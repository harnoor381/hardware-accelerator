==> flow/design.v <==
module wordcopy(input logic clk, input logic rst_n,
                output logic slave_waitrequest,
                input logic [3:0] slave_address,
                input logic slave_read, output logic [31:0] slave_readdata,
                input logic slave_write, input logic [31:0] slave_writedata,
                input logic master_waitrequest,
                output logic [31:0] master_address,
                output logic master_read, input logic [31:0] master_readdata, input logic master_readdatavalid,
                output logic master_write, output logic [31:0] master_writedata);
    logic [31:0] dst_addr;
    logic [31:0] src_addr;
    logic [31:0] num_words;
    logic [31:0] word_offset;
    typedef enum logic[2:0]{IDLE, READ, WAITREAD, WRITE, WAITWRITE} state_t;
	 state_t present_state;
    assign slave_readdata = 32'b0;
    always @(posedge clk) begin
        if (~rst_n) begin
            present_state <= IDLE;
				slave_waitrequest <= 1'b0;
				dst_addr <= 32'd0;
				src_addr <= 32'd0;
				num_words <= 32'd0;
				word_offset <= 32'd0;
				master_read <= 1'b0;
				master_write <= 1'b0;
				master_address <= 32'd0; 
        end else begin
            case(present_state)
					IDLE: begin
						 word_offset <= 0;
						 if (slave_write) begin
							  case(slave_address)
							  4'd0: begin 
									present_state <= READ; 
									slave_waitrequest <= 1'b1;
							  end
							  4'd1: begin
									dst_addr <= slave_writedata;
									slave_waitrequest <= 1'b0;
							  end
							  4'd2: begin 
									src_addr <= slave_writedata;
									slave_waitrequest <= 1'b0;
							  end
							  4'd3: begin
									num_words <= slave_writedata;
									slave_waitrequest <= 1'b0;
							  end
							  endcase
						 end else slave_waitrequest <= 1'b0;
					end
					READ: begin
						 master_write <= 1'b0;
						 if (word_offset < num_words) begin
							  master_read <= 1'b1;
							  master_address <= src_addr + word_offset * 4;
							  present_state <= WAITREAD;
						 end else present_state <= IDLE;
					end
					WAITREAD: begin
						 if (!master_waitrequest) begin
							  master_read <= 1'b0;
							  present_state <= WRITE;
						 end
					end
					WRITE: begin
						 if (master_readdatavalid) begin
							  master_write <= 1'b1;
							  master_writedata <= master_readdata;
							  master_address <= dst_addr + word_offset * 4;
							  present_state <= WAITWRITE;
						 end
					end
					WAITWRITE: begin
						 if (!master_waitrequest) begin
							  master_write <= 1'b0;
							  word_offset <= word_offset + 1;
							  present_state <= READ;
						 end
					end	
           endcase
        end
    end
endmodule 
Step by step through the tools: wordcopy
What the tools print for wordcopy, step after step.
Lines are those of the file above, counted from 1.
Operators: Yosys type, input widths -> output width; for muxes data width and select width s.
{ "setup": {"top": "wordcopy", "clock_port": "clk", "cell_library": "sky130hd", "pvt_corner": "tt_025C_1v80"} }

Word level
Counts by Yosys on the flattened word-level netlist (proc, flatten, opt, wreduce; memories kept). Register bits leave out memories and registers merged into their read ports (data or address). Print and check cells are left out. Cells with the same type and inputs are merged into one.
{ "op_classes": {"compare": 1, "reduce_and_logical": 18, "n_addsub": 3, "equal": 14, "mux": 19} }
{ "ops": {"columns": ["cell", "n"], "rows": [
  ["$pmux 32 s2", 2],
  ["$mux 32", 3],
  ["$add 32x32->32", 2],
  ["$add 32x1->32 const B", 1],
  ["$lt 32x32->1", 1],
  ["$reduce_and 3->1", 7],
  ["$pmux 3 s5", 1],
  ["$mux 3", 5],
  ["$ne 2x2->1 const B", 6],
  ["$eq 4x2->1 const B", 2],
  ["$reduce_bool 2->1", 3],
  ["$eq 3x2->1 const B", 2],
  ["$reduce_and 6->1", 1],
  ["$reduce_bool 5->1", 1],
  ["$reduce_and 2->1", 2],
  ["$eq 4x1->1 const B", 1],
  ["$logic_not 4->1", 1],
  ["$pmux 1 s2", 2],
  ["$mux 1", 4],
  ["$eq 3x1->1 const B", 1],
  ["$ne 3x2->1 const B", 1],
  ["$eq 3x3->1 const B", 1],
  ["$logic_not 3->1", 1],
  ["$reduce_bool 3->1", 1],
  ["$reduce_or 3->1", 1],
  ["$pmux 1 s3", 1],
  ["$mux 2", 1]
]} }
{ "word_totals": {"output_inout_bits": 99, "register_bits": 198} }

Longest topological paths
Longest topological path by Yosys (ltp), each cell counted once; first at word level (registers and memories cut), then after technology mapping (sequential cells cut; the memories' decode and read muxes count).
{ "logic_depth": {"word_depth": 4, "abc_area": 0, "depth_mapped": 13, "ltp_nobuf": 11} }

Netlist
Yosys stat after the flow's synthesis: flattened, memories mapped to cells. It holds for the ABC_AREA given above (unset counts as 0); a run with the other value may have another netlist.
{ "by_type": {"columns": ["type", "n", "area_total_um2"], "rows": [
  ["sky130_fd_sc_hd__dfxtp_1", 168, 3.36E+03],
  ["sky130_fd_sc_hd__edfxtp_1", 32, 960.922],
  ["sky130_fd_sc_hd__nand2_1", 234, 878.342],
  ["sky130_fd_sc_hd__a21oi_1", 153, 765.734],
  ["sky130_fd_sc_hd__ha_1", 61, 763.232],
  ["sky130_fd_sc_hd__nor2_1", 103, 386.621],
  ["sky130_fd_sc_hd__mux2_2", 29, 326.563],
  ["sky130_fd_sc_hd__buf_4", 32, 240.23],
  ["sky130_fd_sc_hd__xnor2_1", 23, 201.443],
  ["sky130_fd_sc_hd__o21ai_0", 38, 190.182],
  ["sky130_fd_sc_hd__clkbuf_1", 47, 176.419],
  ["sky130_fd_sc_hd__xor2_1", 20, 175.168],
  ["sky130_fd_sc_hd__inv_1", 41, 153.898],
  ["sky130_fd_sc_hd__nand3_1", 29, 145.139],
  ["sky130_fd_sc_hd__mux2i_1", 10, 100.096],
  ["sky130_fd_sc_hd__a211oi_1", 10, 75.072],
  ["sky130_fd_sc_hd__nand4_1", 11, 68.816],
  ["sky130_fd_sc_hd__a21o_1", 9, 67.565]
]} }
Other cell types: 46; their cells: 129.
{ "synth_totals": {"seq_area_um2": 4324.1, "mapped_area_um2": 9992.1, "n_buf": 86, "stdcells": 1179, "ff_cells": 200} }

Path before layout
Path of least setup slack by OpenSTA after synthesis, without wires, with an ideal clock, recovery checks aside; 20% of the period is set as input and as output delay. Where synthesis merged equal registers, the netlist keeps one of their names.
{ "synth_path": {"kind": "register to register", "start": "reg present_state", "end": "reg master_address[25]", "stages": 13, "required_time_ns": 3.568, "path_delay_ns": 3.483, "setup_slack_ns": 0.207, "period_ns": 3.69, "n_path_buf": 2, "launch_ns": 0.000, "setup_ns": 0.122, "t_arrival_ns": 3.361, "synth_period_reached_ns": 3.483} }
"path_delay_ns" is the arrival time less input delay plus setup time.
"stages": output pins that drive a net of the path, with the launching flip-flop's if there is one; two outputs of one cell count as two.
"synth_period_reached_ns" = period - worst setup slack (recovery checks aside). The figure is calculated, with input and output delays left at 20% of the set period.
An end named without its bit number is one bit of that signal or, where synthesis recoded a state register, one of its new flip-flops.
Between the ends stands the longest chain of elaborated cells between them, by number of cells; it is not shown to be the way that was timed. Of several equally long chains one is given.
Each line given opens the expression or statement behind the cell; cells for indexed reads and writes are added by Yosys, which also makes memories of some case tables.
A register here has more assigning lines than the two given.
{ "synth_via": {"path_cell_list": "sky130_fd_sc_hd__dfxtp_1 sky130_fd_sc_hd__clkbuf_1 sky130_fd_sc_hd__buf_1 sky130_fd_sc_hd__mux2_2 sky130_fd_sc_hd__ha_1 sky130_fd_sc_hd__a2111oi_0 sky130_fd_sc_hd__o21ai_0 sky130_fd_sc_hd__a21oi_1 sky130_fd_sc_hd__nor4_2 sky130_fd_sc_hd__o21a_1 sky130_fd_sc_hd__a41oi_1 sky130_fd_sc_hd__nor4_1 sky130_fd_sc_hd__a311o_1", "elab_chain_cells": 3, "cone_cells": 7, "cone_classes": "eq/ne (4); mux (1); reduce/logical (2)"} }
{ "synth_rtl": {"columns": ["element", "line", "rtl"], "rows": [
  ["start, declared", 15, "state_t present_state;"],
  ["start, assigned", 19, "present_state <= IDLE;"],
  ["start, assigned", 35, "present_state <= READ;"],
  ["$eq 3x2->1", 29, "case(present_state)"],
  ["$reduce_bool 2->1", null, null],
  ["$reduce_and 3->1", null, null],
  ["end, assigned", 57, "master_address <= src_addr + word_offset * 4;"],
  ["end, assigned", 71, "master_address <= dst_addr + word_offset * 4;"],
  ["end, declared", 7, "output logic [31:0] master_address,"]
]} }

Worst path after layout
Path of least setup slack in the final report of entry A (OpenROAD, finished layout, wires in). Where an end is a register, its clock arrival counts in the times.
{ "layout_path": {"kind": "register to register", "start": "reg present_state", "end": "reg master_address[31]", "n_path_buf": 3, "period_ns": 2.42, "launch_ns": 0.45, "required_time_ns": 2.81, "t_arrival_ns": 3.38, "setup_slack_ns": -0.57, "setup_ns": 0.07, "stages": 14} }
An end named without its bit number is one bit of that signal or, where synthesis recoded a state register, one of its new flip-flops.
Between the ends stands the longest chain of elaborated cells between them, by number of cells; it is not shown to be the way that was timed. Of several equally long chains one is given.
A register here has more assigning lines than the two given.
{ "layout_via": {"path_cell_list": "sky130_fd_sc_hd__dfxtp_4 sky130_fd_sc_hd__buf_12 sky130_fd_sc_hd__mux2_4 sky130_fd_sc_hd__ha_4 sky130_fd_sc_hd__o211ai_1 sky130_fd_sc_hd__a211oi_2 sky130_fd_sc_hd__a21oi_4 sky130_fd_sc_hd__nor4_4 sky130_fd_sc_hd__buf_4 sky130_fd_sc_hd__buf_4 sky130_fd_sc_hd__nor2_2 sky130_fd_sc_hd__o211a_1 sky130_fd_sc_hd__a211o_1 sky130_fd_sc_hd__o211ai_1", "elab_chain_cells": 3, "cone_cells": 7, "cone_classes": "eq/ne (4); mux (1); reduce/logical (2)"} }
{ "layout_rtl": {"columns": ["element", "line", "rtl"], "rows": [
  ["start, declared", 15, "state_t present_state;"],
  ["start, assigned", 19, "present_state <= IDLE;"],
  ["start, assigned", 35, "present_state <= READ;"],
  ["$eq 3x2->1", 29, "case(present_state)"],
  ["$reduce_bool 2->1", null, null],
  ["$reduce_and 3->1", null, null],
  ["end, assigned", 57, "master_address <= src_addr + word_offset * 4;"],
  ["end, assigned", 71, "master_address <= dst_addr + word_offset * 4;"],
  ["end, declared", 7, "output logic [31:0] master_address,"]
]} }

Memo
Re: implementation data of wordcopy

2 stored runs of wordcopy in the flow (synthesis by Yosys, layout by OpenROAD, sky130hd cells), in arbitrary order. Constraints: input delay and output delay 20% of the set period each, output load 0.01 pF.
"achieved clock period": clock period set for the run, less the worst setup slack. It is reckoned from that one timing run; input and output delays stay at 20% of the period that was set.
"worst setup path time" is the time allowed to the run's worst setup path (the clock period less input and output delay, where it has them) less its slack. Clock arrival times count: a late capture clock shortens it, a late launch clock lengthens it.
By "total power of the final layout" is meant OpenSTA's value without simulated activity: inputs other than the clock are taken to toggle once in ten clock periods, and the tool carries that through the logic.

==> entry A: settings <==
{ "period_ns": 2.42, "CORE_UTILIZATION": 23, "SETUP_SLACK_MARGIN": 0.52, "PLACE_DENSITY_LB_ADDON": 0.2, "CORE_MARGIN": 3, "TNS_END_PERCENT": 15, "CAP_MARGIN": 5, "SLEW_MARGIN": 10, "MIN_ROUTING_LAYER": "met1", "MAX_ROUTING_LAYER": "met4" }
==> entry A: results <==
final worst hold slack: 0.454 ns
worst setup path time: 2.99 ns
critical path kind: register to register
setup slack of the worst path: -0.574 ns
summed negative setup slack: -9.209 ns
standard-cell area of the final layout: 14829.2 µm²
achieved clock period: 2.994 ns
full die area: 45980.2 µm²
synthesized cell area: 9992.1 µm²
total power of the final layout: 0.006684 W
final utilization: 0.35

==> entry B: settings <==
{ "period_ns": 2.22, "CAP_MARGIN": 20, "CORE_MARGIN": 2, "CORE_UTILIZATION": 40, "SLEW_MARGIN": 20 }
==> entry B: results <==
final worst hold slack: 0.453 ns
worst setup path time: 2.96 ns
critical path kind: register to register
setup slack of the worst path: -0.742 ns
summed negative setup slack: -17.511 ns
standard-cell area of the final layout: 15013.1 µm²
achieved clock period: 2.962 ns
full die area: 26260.2 µm²
synthesized cell area: 9992.1 µm²
total power of the final layout: 0.007396 W
final utilization: 0.616
