==> flow/design.v <==
module dotopt(input logic clk, input logic rst_n,
           output logic slave_waitrequest,
           input logic [3:0] slave_address,
           input logic slave_read, output logic [31:0] slave_readdata,
           input logic slave_write, input logic [31:0] slave_writedata,
           input logic master_waitrequest,
           output logic [31:0] master_address,
           output logic master_read, input logic [31:0] master_readdata, input logic master_readdatavalid,
           output logic master_write, output logic [31:0] master_writedata,
           input logic master2_waitrequest,
           output logic [31:0] master2_address,
           output logic master2_read, input logic [31:0] master2_readdata, input logic master2_readdatavalid,
           output logic master2_write, output logic [31:0] master2_writedata);
    logic [31:0] weight_base;
    logic [31:0] vector_base;
    logic [31:0] length;
    logic [31:0] addr_index;
    logic signed [31:0] temp_weight; 
    logic signed [31:0] temp_vector; 
    logic signed [63:0] product;     
    logic signed [31:0] sum;         
    enum{IDLE, READBOTH, WAITBOTH, COMPUTE, DONE} present_state;
    assign slave_readdata = (slave_read && slave_address == 4'd0) ? sum : 32'b0;
	 assign product = temp_weight * temp_vector;
    always_ff @(posedge clk) begin
        if (~rst_n) begin
            present_state <= IDLE;
				slave_waitrequest <= 1'b0;
				master_write <= 1'b0;
				master2_write <= 1'b0;
				addr_index <= 32'b0;
				weight_base <= 32'b0;
				vector_base <= 32'b0;
				length <= 32'b0;
		  end
        else begin
            case(present_state)
				IDLE: begin
                addr_index <= 32'd0;
                if (slave_write) begin
                    sum <= 32'b0;       
                    case(slave_address)
                    4'd0: begin 
                        present_state <= READBOTH;  
                        slave_waitrequest <= 1'b1;          
                    end
                    4'd2: weight_base <= slave_writedata;   
                    4'd3: vector_base <= slave_writedata;   
                    4'd5: length <= slave_writedata;        
                    endcase
                end
            end
            READBOTH: begin
                if (addr_index < length) begin
                    master_read <= 1'b1;
                    master2_read <= 1'b1;
                    master_address <= weight_base + addr_index * 4;
                    master2_address <= vector_base + addr_index * 4;
                    present_state <= WAITBOTH;
                end
                else
                    present_state <= DONE;
            end
            WAITBOTH: begin
                if (master_waitrequest == 1'b0 && master2_waitrequest == 1'b0) begin
                    if (master_readdatavalid == 1'b1 && master2_readdatavalid == 1'b1) begin
                        master_read <= 1'b0;
                        master2_read <= 1'b0;
                        temp_weight <= master_readdata;   
                        temp_vector <= master2_readdata;
                        present_state <= COMPUTE;
                    end
                end
            end
            COMPUTE: begin
                sum <= sum + product[47:16]; 
                present_state <= READBOTH;
                addr_index <= addr_index + 1; 
            end
            DONE: begin
                slave_waitrequest <= 1'b0;
                present_state <= IDLE;
            end
            endcase
        end
    end
endmodule: dotopt
### Tool chain data of dotopt

What the tools print for dotopt, step after step.
Line numbers count from 1 in the design file above.
Operators: Yosys type, input widths -> output width; for muxes data width and select width s.
Cell names lack the library's common part.
Not given: n/a

| design | value |
|---|---|
| top module | dotopt |
| clock input | clk |
| cell library | sky130hd |
| library corner | tt_025C_1v80 |

### After elaboration

Yosys after proc, flatten, opt, wreduce and memory -nomap, before mapping. Memory bits, and registers merged into a memory's read port (data or address), are not among the register bits. Print and check cells are not counted. Equal cells are merged and count once.

| cells by class | value |
|---|---|
| $add $sub $neg | 4 |
| multiply operators | 1 |
| $lt $le $gt $ge | 1 |
| equality and inequality tests | 12 |
| multiplexer cells | 17 |
| bitwise operators | 2 |
| reductions and logical operators | 18 |

Operators by type and width:

| operator | count |
|---|---|
| $mul 32x32->48 | 1 |
| $mux 32 | 6 |
| $pmux 32 s5 | 1 |
| $pmux 32 s2 | 2 |
| $add 32x32->32 | 3 |
| $eq 32x2->1 const B | 2 |
| $add 32x1->32 const B | 1 |
| $eq 32x1->1 const B | 1 |
| $eq 32x3->1 const B | 1 |
| $lt 32x32->1 | 1 |
| $logic_not 32->1 | 1 |
| $reduce_and 3->1 | 6 |
| $ne 2x2->1 const B | 5 |
| $reduce_and 5->1 | 2 |
| $eq 4x2->1 const B | 2 |
| $reduce_bool 2->1 | 3 |
| $reduce_bool 5->1 | 1 |
| $mux 1 | 5 |
| $eq 4x3->1 const B | 1 |
| $logic_not 4->1 | 1 |
| $reduce_and 4->1 | 1 |
| $pmux 1 s2 | 2 |
| $logic_and 1x1->1 | 3 |
| $mux 3 | 1 |
| $not 1->1 | 2 |

| bit counts | value |
|---|---|
| register bits | 322 |
| input port bits | 108 |
| output and inout bits | 165 |
| elaborated cells | 67 |

### Depth

Depth = most cells in a row (Yosys ltp): at word level without a register or memory, in the mapped netlist without a sequential cell, where the memories' decode and read muxes count.

| logic depth | value |
|---|---|
| word-level depth | 4 |
| ABC_AREA | 1 |
| depth in mapped cells | 41 |
| mapped depth without buffers | 40 |

### Mapped cells and area

The flow's flattened synthesis, as Yosys stat reports it; memories are mapped. The netlist is that of the ABC_AREA named above (0 if unset); the other value can give another one.
Totals and module areas in this step are rounded.

| mapped netlist | value |
|---|---|
| cell count | 5,801 |
| synthesis area | 46,600 µm² |
| mapped flip-flops | 295 |
| buffers | 291 |

Cells by type:

| type | count |
|---|---|
| fa_1 | 841 |
| inv_1 | 1,579 |
| edfxtp_1 | 161 |
| nand2_1 | 1,287 |
| ha_1 | 288 |
| dfxtp_1 | 134 |
| a21oi_1 | 269 |
| nor2_1 | 329 |
| o21ai_0 | 200 |
| clkbuf_1 | 194 |
| xor2_1 | 59 |
| buf_4 | 68 |
| nand3_1 | 79 |
| xnor2_1 | 43 |
| nor3_1 | 38 |
| nand4_1 | 27 |
| o21a_1 | 20 |
| a211oi_1 | 12 |

Not listed: further types 38, cells in them 173.

### Timing after synthesis

OpenSTA on the mapped netlist: ideal clock, no wires. The path of least setup slack (recovery checks aside). Input and output delay are each 20% of the period. Register names are those of the netlist, which keeps one name where synthesis merged equal registers.

| timing after synthesis | value |
|---|---|
| kind | register to register |
| start point | register temp_weight[18] |
| end point | register sum[29] |
| clock period | 9.64 ns |
| setup time | 0.255 ns |
| launch time at the first pin | 0.000 ns |
| arrival | 7.585 ns |
| required time | 9.385 ns |
| path slack | 1.800 ns |
| delay of the path | 7.840 ns |
| driving pins on the path | 32 |
| path buffers | 2 |
| period reached after synthesis | 7.84 ns |

"delay of the path" = arrival - input delay + setup time.
"driving pins on the path" counts driving pins, that of a launching flip-flop among them; a cell with two outputs on the path counts twice.
"period reached after synthesis" = period - worst setup slack (recovery checks aside). The figure is calculated, with input and output delays left at 20% of the set period.
The rows between start and end are the longest chain of elaborated cells between them; the timing report does not say that the signal goes this way. Where chains are equally long, one stands for them.
Each line given opens the expression or statement behind the cell; cells for indexed reads and writes are added by Yosys, which also makes memories of some case tables.

| between the ends, after synthesis | value |
|---|---|
| cell sequence | edfxtp_1 clkbuf_1 buf_1 nand2_1 fa_1 fa_1 fa_1 fa_1 inv_1 fa_1 fa_1 fa_1 fa_1 ha_1 a21oi_1 inv_1 a31oi_1 o21ai_0 a21oi_1 nand2_1 a31oi_1 xnor2_1 ha_1 nand2_1 nor2_1 nand2_1 o211ai_1 nand3_1 o211ai_1 nand2_1 a21oi_1 nor2_1 |
| cells in the longest elaborated chain | 3 |

RTL lines, path after synthesis:

| item | RTL line | text |
|---|---|---|
| start: declaration | 18 | `logic signed [31:0] temp_weight;` |
| start: assignment | 69 | `temp_weight <= master_readdata;` |
| $mul 32x32->48 | 24 |  |
| $add 32x32->32 | 76 |  |
| $pmux 32 s2 | 37 | `case(present_state)` |
| end: assignment | 41 | `sum <= 32'b0;` |
| end: assignment | 76 |  |
| end: declaration | 21 | `logic signed [31:0] sum;` |

### Worst path after layout

From the final timing report of flow run A: the path of least setup slack in the routed layout; clock arrival at registers is part of the times.

| timing after layout | value |
|---|---|
| kind | register to register |
| start point | register temp_weight[19] |
| end point | register sum[29] |
| clock period | 15.0 ns |
| setup time | 0.24 ns |
| launch time at the first pin | 0.59 ns |
| arrival | 11.00 ns |
| required time | 15.35 ns |
| path slack | 4.35 ns |
| driving pins on the path | 34 |
| path buffers | 2 |

The rows between start and end are the longest chain of elaborated cells between them; the timing report does not say that the signal goes this way. Where chains are equally long, one stands for them.

| between the ends, after layout | value |
|---|---|
| cell sequence | edfxtp_1 clkbuf_1 clkbuf_1 nand2_1 inv_1 fa_1 fa_1 fa_1 inv_1 fa_1 inv_1 fa_1 fa_1 fa_1 fa_1 ha_1 a21oi_1 inv_1 nor2_1 o21ai_0 o21bai_1 a21oi_1 o21ai_1 xor2_1 ha_1 nand2_1 nor2_1 nand2_1 o211ai_1 nand3_1 o211ai_1 nand2_1 a21oi_1 nor2_1 |
| cells in the longest elaborated chain | 3 |

RTL lines, path after layout:

| item | RTL line | text |
|---|---|---|
| start: declaration | 18 | `logic signed [31:0] temp_weight;` |
| start: assignment | 69 | `temp_weight <= master_readdata;` |
| $mul 32x32->48 | 24 |  |
| $add 32x32->32 | 76 |  |
| $pmux 32 s2 | 37 | `case(present_state)` |
| end: assignment | 41 | `sum <= 32'b0;` |
| end: assignment | 76 |  |
| end: declaration | 21 | `logic signed [31:0] sum;` |

FLOW RESULTS
============

Flow measurements of dotopt on sky130hd: 2 stored runs with different settings, listed in no order. Input and output delays are each 20% of the period that was set; the output load is 0.01 pF.
"clock period achieved": clock period set for the run, less the worst setup slack. It is reckoned from that one timing run; input and output delays stay at 20% of the period that was set.
"worst path time" = time allowed to the worst setup path (clock period - input delay - output delay, where it has them) - its slack; a late launch clock adds to it, a late capture clock takes from it.
"total power after layout" is the tool's figure for a default switching activity; nothing was simulated.
The results are shown rounded.

#### Flow run A

| setting | value |
|---|---|
| period_ns | `15.0` |
| CORE_UTILIZATION | `62` |
| PLACE_DENSITY | `0.8` |
| CORE_MARGIN | `3` |
| TNS_END_PERCENT | `90` |
| ABC_AREA | `1` |
| GPL_TIMING_DRIVEN | `0` |
| CAP_MARGIN | `15` |
| MAX_ROUTING_LAYER | `met5` |
| SLEW_MARGIN | `20` |

| result | value |
|---|---|
| smallest hold slack | 0.426 ns |
| die outline area | 78,500 µm² |
| utilization of the finished layout | 70.1% |
| worst path time | 10.65 ns |
| worst path kind | register to register |
| total power after layout | 2.28 mW |
| clock period achieved | 10.654 ns |
| setup slack of the critical path | 4.35 ns |
| cell area after synthesis | 46,600 µm² |
| setup TNS | 0.000 ns |
| standard-cell area of the final layout | 51,700 µm² |

#### Flow run B

| setting | value |
|---|---|
| period_ns | `17.2` |
| CORE_UTILIZATION | `17` |
| SETUP_SLACK_MARGIN | `3.23` |
| PLACE_DENSITY | `0.53` |
| CORE_ASPECT_RATIO | `0.53` |
| CELL_PAD_IN_SITES_GLOBAL_PLACEMENT | `2` |
| CELL_PAD_IN_SITES_DETAIL_PLACEMENT | `2` |
| TNS_END_PERCENT | `100` |
| CTS_CLUSTER_SIZE | `88` |
| MIN_ROUTING_LAYER | `met1` |
| CAP_MARGIN | `20` |
| CORE_MARGIN | `2` |
| SLEW_MARGIN | `20` |

| result | value |
|---|---|
| smallest hold slack | 0.431 ns |
| die outline area | 265,000 µm² |
| utilization of the finished layout | 19.9% |
| worst path time | 11.22 ns |
| worst path kind | register to register |
| total power after layout | 1.95 mW |
| clock period achieved | 11.220 ns |
| setup slack of the critical path | 5.98 ns |
| cell area after synthesis | 44,300 µm² |
| setup TNS | 0.000 ns |
| standard-cell area of the final layout | 51,700 µm² |
