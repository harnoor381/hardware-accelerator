==> flow/design.v <==
module dot(
    input logic clk,
    input logic rst_n,
    output logic slave_waitrequest,
    input logic [3:0] slave_address,
    input logic slave_read,
    output logic [31:0] slave_readdata,
    input logic slave_write,
    input logic [31:0] slave_writedata,
    input logic master_waitrequest,
    output logic [31:0] master_address,
    output logic master_read,
    input logic [31:0] master_readdata,
    input logic master_readdatavalid,
    output logic master_write,            
    output logic [31:0] master_writedata  
);
    logic [31:0] weight_addr;
    logic [31:0] input_addr;
    logic [31:0] vector_length;
	 logic signed [63:0] product_full;
    logic [31:0] element_index;
    logic signed [63:0] accumulator;
    logic signed [31:0] temp_weight;
    logic signed [31:0] temp_input;
    typedef enum logic[2:0] {IDLE, READ_WEIGHT, WAIT_WEIGHT_READ, READ_INPUT, WAIT_INPUT_READ, COMPUTE, ACCUMULATE} state_t;
    state_t present_state;
	 assign slave_readdata = ((slave_address == 4'd0) && slave_read) ? accumulator : 32'd0;
    always_ff @(posedge clk) begin
        if (~rst_n) begin
            present_state <= IDLE;
            weight_addr <= 32'd0;
            input_addr <= 32'd0;
            vector_length <= 32'd0;
            element_index <= 32'd0;
            accumulator <= 64'd0;
            temp_weight <= 32'd0;
            temp_input <= 32'd0;
            master_read <= 1'b0;
            master_write <= 1'b0;
            master_address <= 32'd0;
				slave_waitrequest <= 1'b0;
				product_full <= 64'd0;
        end else begin
            case (present_state)
                IDLE: begin
                    master_read <= 1'b0;
                    master_write <= 1'b0;
                    if (slave_write) begin
                        case (slave_address)
                            4'd0: begin
										  slave_waitrequest <= 1'b1;
										  present_state <= READ_WEIGHT;
										  element_index <= 0;
										  accumulator <= 64'd0;
                            end
                            4'd2: weight_addr <= slave_writedata;
                            4'd3: input_addr <= slave_writedata;
                            4'd5: vector_length <= slave_writedata;
                        endcase
                    end
                end
                READ_WEIGHT: begin
						  master_write <= 1'b0;
                    if (element_index < vector_length) begin
									present_state <= WAIT_WEIGHT_READ;
									master_read <= 1'b1;
									master_address <= weight_addr + element_index * 4;
                    end else begin
									slave_waitrequest <= 1'b0;
									present_state <= IDLE;
                    end	
                end
                WAIT_WEIGHT_READ: begin
                    if (master_readdatavalid && !master_waitrequest) begin
                        temp_weight <= master_readdata;
                        master_read <= 1'b0;
                        present_state <= READ_INPUT;
                    end
                end
                READ_INPUT: begin
                    master_read <= 1'b1;
                    master_address <= input_addr + element_index * 4;
                    present_state <= WAIT_INPUT_READ;
                end
                WAIT_INPUT_READ: begin
                    if (master_readdatavalid && !master_waitrequest) begin
                        temp_input <= master_readdata;
                        master_read <= 1'b0;
                        present_state <= COMPUTE;
                    end
                end
                COMPUTE: begin
                    product_full <= temp_weight * temp_input;  
						  present_state <= ACCUMULATE;
					 end
					 ACCUMULATE: begin 
						  accumulator <= accumulator + product_full[47:16];         
						  element_index <= element_index + 1;
						  present_state <= READ_WEIGHT;				 
					 end
                default: present_state <= IDLE;
            endcase
        end
    end	 
endmodule
## Tool chain data of dot

The steps from the RTL of dot to its reports follow in flow order.
Line numbers count from 1 in the design file above.
Operators: Yosys type, input widths -> output width; for muxes data width and select width s.
Library cell names are shortened.
The mark -- stands for no value.

- Top: dot
- Clock: clk
- Cell library: sky130hd
- Library corner: tt_025C_1v80

## Word level

Counts by Yosys on the flattened word-level netlist (proc, flatten, opt, wreduce; memories kept). Register bits leave out memories and registers merged into their read ports (data or address). Print and check cells are left out. Cells with the same type and inputs are merged into one.

- Add/sub/neg operators: 4
- Multiply operators: 1
- Magnitude comparators: 1
- Eq/ne operators: 16
- Muxes and demuxes: 22
- Reductions and logical operators: 20

Operators with widths:

| kind | count |
|---|---|
| $mul 32x32->48 | 1 |
| $pmux 64 s2 | 1 |
| $pmux 32 s2 | 2 |
| $mux 64 | 2 |
| $mux 32 | 4 |
| $add 32x32->32 | 2 |
| $add 64x32->64 | 1 |
| $add 32x1->32 const B | 1 |
| $lt 32x32->1 | 1 |
| $pmux 3 s7 | 1 |
| $reduce_and 3->1 | 5 |
| $ne 2x2->1 const B | 6 |
| $mux 3 | 4 |
| $eq 3x3->1 const B | 3 |
| $eq 4x2->1 const B | 2 |
| $reduce_and 4->1 | 2 |
| $reduce_and 2->1 | 3 |
| $reduce_bool 2->1 | 3 |
| $eq 3x2->1 const B | 2 |
| $reduce_bool 5->1 | 1 |
| $mux 1 | 5 |
| $eq 4x3->1 const B | 1 |
| $logic_not 4->1 | 1 |
| $pmux 1 s4 | 1 |
| $eq 3x1->1 const B | 1 |
| $logic_not 3->1 | 1 |
| $logic_and 1x1->1 | 2 |
| $ne 2x1->1 const B | 1 |

Not listed: further kinds 4, cells in them 4.

- Register bits after elaboration: 341
- Bits of input ports: 74
- Output and inout bits: 99
- Elaborated cells: 76

## Logic depth

Longest topological path by Yosys (ltp), each cell counted once; first at word level (registers and memories cut), then after technology mapping (sequential cells cut; the memories' decode and read muxes count).

- Word-level depth: 4
- ABC_AREA: 0
- Depth in mapped cells: 29
- Depth with buffers taken out: 27

## Mapped cells and area

The flow's flattened synthesis, as Yosys stat reports it; memories are mapped. The netlist is that of the ABC_AREA named above (0 if unset); the other value can give another one.
Totals and module areas in this step are rounded.

Cells by type:

| cell type | count |
|---|---|
| fa_1 | 840 |
| dfxtp_1 | 297 |
| inv_1 | 874 |
| ha_1 | 255 |
| nand2_1 | 849 |
| and2_1 | 459 |
| a21oi_1 | 253 |
| clkbuf_1 | 258 |
| xnor2_1 | 89 |
| nor2_1 | 166 |
| xor2_1 | 65 |
| mux2i_1 | 50 |
| a21o_1 | 60 |
| mux2_2 | 28 |
| buf_4 | 39 |
| and3_1 | 46 |
| o21ai_0 | 52 |
| nand3_1 | 38 |

Other cell types: 62; their cells: 263.

- Cells in the netlist: 4,981
- Chip area (Yosys): 43,810 µm²
- Flip-flop cells: 297

## Path before layout

OpenSTA on the mapped netlist: ideal clock, no wires. The path of least setup slack (recovery checks aside). Input and output delay are each 20% of the period. Register names are those of the netlist, which keeps one name where synthesis merged equal registers.

- Path type: register -> register
- Start point: register temp_weight[29]
- End point: register (name not given)
- Period: 6.87 ns
- Time at the first pin: 0.000 ns
- Arrival: 6.920 ns
- Required time: 6.748 ns
- Slack: -0.172 ns
- Delay of the path: 7.042 ns
- Stages: 27
- Buffers on the path: 3
- Synthesis period reached: 7.042 ns

"delay of the path" is the arrival time less input delay plus setup time.
"stages" counts driving pins, that of a launching flip-flop among them; a cell with two outputs on the path counts twice.
"synthesis period reached" = period - worst setup slack (recovery checks aside). The figure is calculated, with input and output delays left at 20% of the set period.
The rows between start and end are the longest chain of elaborated cells between them; the timing report does not say that the signal goes this way. Where chains are equally long, one stands for them.
A line is the first line of the expression or statement that the cell stems from. Yosys adds cells for indexed reads and writes and turns some case tables into memories.

- Cell sequence: dfxtp_1 > clkbuf_1 > clkbuf_1 > nand2_1 > fa_1 > fa_1 > inv_1 > fa_1 > inv_1 > fa_1 > inv_1 > fa_1 > fa_1 > fa_1 > inv_1 > fa_1 > inv_1 > ha_1 > clkbuf_1 > a21o_1 > a21o_1 > a211oi_1 > o21ai_4 > a21oi_2 > nor2_2 > mux2i_1 > a311o_1
- Length of the longest elaborated chain: 1
- Elaborated cells on any way between the ends: 1
- Source lines of those cells: 1
- Those cells by class: 1 x mul

Ends and longest elaborated chain, after synthesis:

| what | RTL line | source |
|---|---|---|
| from (decl) | 24 | `logic signed [31:0] temp_weight;` |
| from (assign) | 37 | `temp_weight <= 32'd0;` |
| from (assign) | 76 | `temp_weight <= master_readdata;` |
| $mul 32x32->48 | 94 |  |
| to (assign) | 43 |  |
| to (assign) | 94 |  |

## Timing after layout

Path of least setup slack in the final report of run 2 (OpenROAD, finished layout, wires in). Where an end is a register, its clock arrival counts in the times.

- Path type: register -> register
- Start point: register temp_weight[13]
- End point: register (name not given)
- Period: 7.23 ns
- Time at the first pin: 0.60 ns
- Arrival: 7.96 ns
- Required time: 7.67 ns
- Slack: -0.29 ns
- Stages: 28
- Buffers on the path: 2

The rows between start and end are the longest chain of elaborated cells between them; the timing report does not say that the signal goes this way. Where chains are equally long, one stands for them.

- Cell sequence: dfxtp_2 > buf_12 > buf_4 > nand2_1 > fa_1 > inv_1 > fa_1 > inv_1 > fa_1 > fa_1 > fa_1 > inv_1 > fa_1 > inv_1 > fa_1 > fa_1 > inv_1 > ha_4 > nand2_2 > a311o_1 > a2bb2oi_4 > nand4_4 > a31oi_4 > o21ai_4 > a31oi_1 > xnor2_1 > mux2i_1 > nor2_1
- Length of the longest elaborated chain: 1
- Elaborated cells on any way between the ends: 1
- Source lines of those cells: 1
- Those cells by class: 1 x mul

Ends and longest elaborated chain, post-layout:

| what | RTL line | source |
|---|---|---|
| from (decl) | 24 | `logic signed [31:0] temp_weight;` |
| from (assign) | 37 | `temp_weight <= 32'd0;` |
| from (assign) | 76 | `temp_weight <= master_readdata;` |
| $mul 32x32->48 | 94 |  |
| to (assign) | 43 |  |
| to (assign) | 94 |  |

Wiki page: dot / flow data

Flow measurements of dot on sky130hd: 2 stored runs with different settings, listed in no order. Input and output delays are each 20% of the period that was set; the output load is 0.01 pF.
"clock period reached" is the run's clock period less its worst setup slack. It is reckoned from that one timing run; input and output delays stay at 20% of the period that was set.
By "critical setup path time" is meant the share of the clock period that the worst setup path is allowed (20% is reserved at inputs, 20% at outputs), minus its slack. Clock arrival times at its registers enter into it.
"total design power" rests on the timing tool's default activity at the inputs, not on a simulated workload.
Measured values are rounded.

### Run 1

Settings: `period_ns=8.84`, `CORE_UTILIZATION=27`, `PLACE_DENSITY=0.86`, `CORE_MARGIN=2`, `CELL_PAD_IN_SITES_DETAIL_PLACEMENT=2`, `GPL_TIMING_DRIVEN=1`, `GPL_ROUTABILITY_DRIVEN=0`, `CTS_CLUSTER_SIZE=60`, `CAP_MARGIN=40`, `SLEW_MARGIN=25`

Did not finish, routing stopped with GRT-0116.

### Run 2

Settings: `period_ns=7.23`, `CORE_UTILIZATION=58`, `SETUP_SLACK_MARGIN=0.12`, `CORE_MARGIN=10`, `CELL_PAD_IN_SITES_GLOBAL_PLACEMENT=1`, `CELL_PAD_IN_SITES_DETAIL_PLACEMENT=1`, `GPL_ROUTABILITY_DRIVEN=0`, `CTS_CLUSTER_DIAMETER=315`, `SLEW_MARGIN=20`, `MIN_ROUTING_LAYER=met1`, `MAX_ROUTING_LAYER=met5`, `CAP_MARGIN=20`

- Post-synthesis cell area: 43,810 µm²
- Die size: 86,940 µm²
- Area of the standard cells in the finished layout: 50,030 µm²
- Utilization of the finished layout: 67.0%
- Lowest setup slack: -0.289 ns
- Sum of negative setup slack: -3.643 ns
- Final worst hold slack: 0.451 ns
- Total design power: 3.908 mW
- Clock period reached: 7.519 ns
- Critical setup path time: 7.52 ns
- Worst setup path type: register -> register
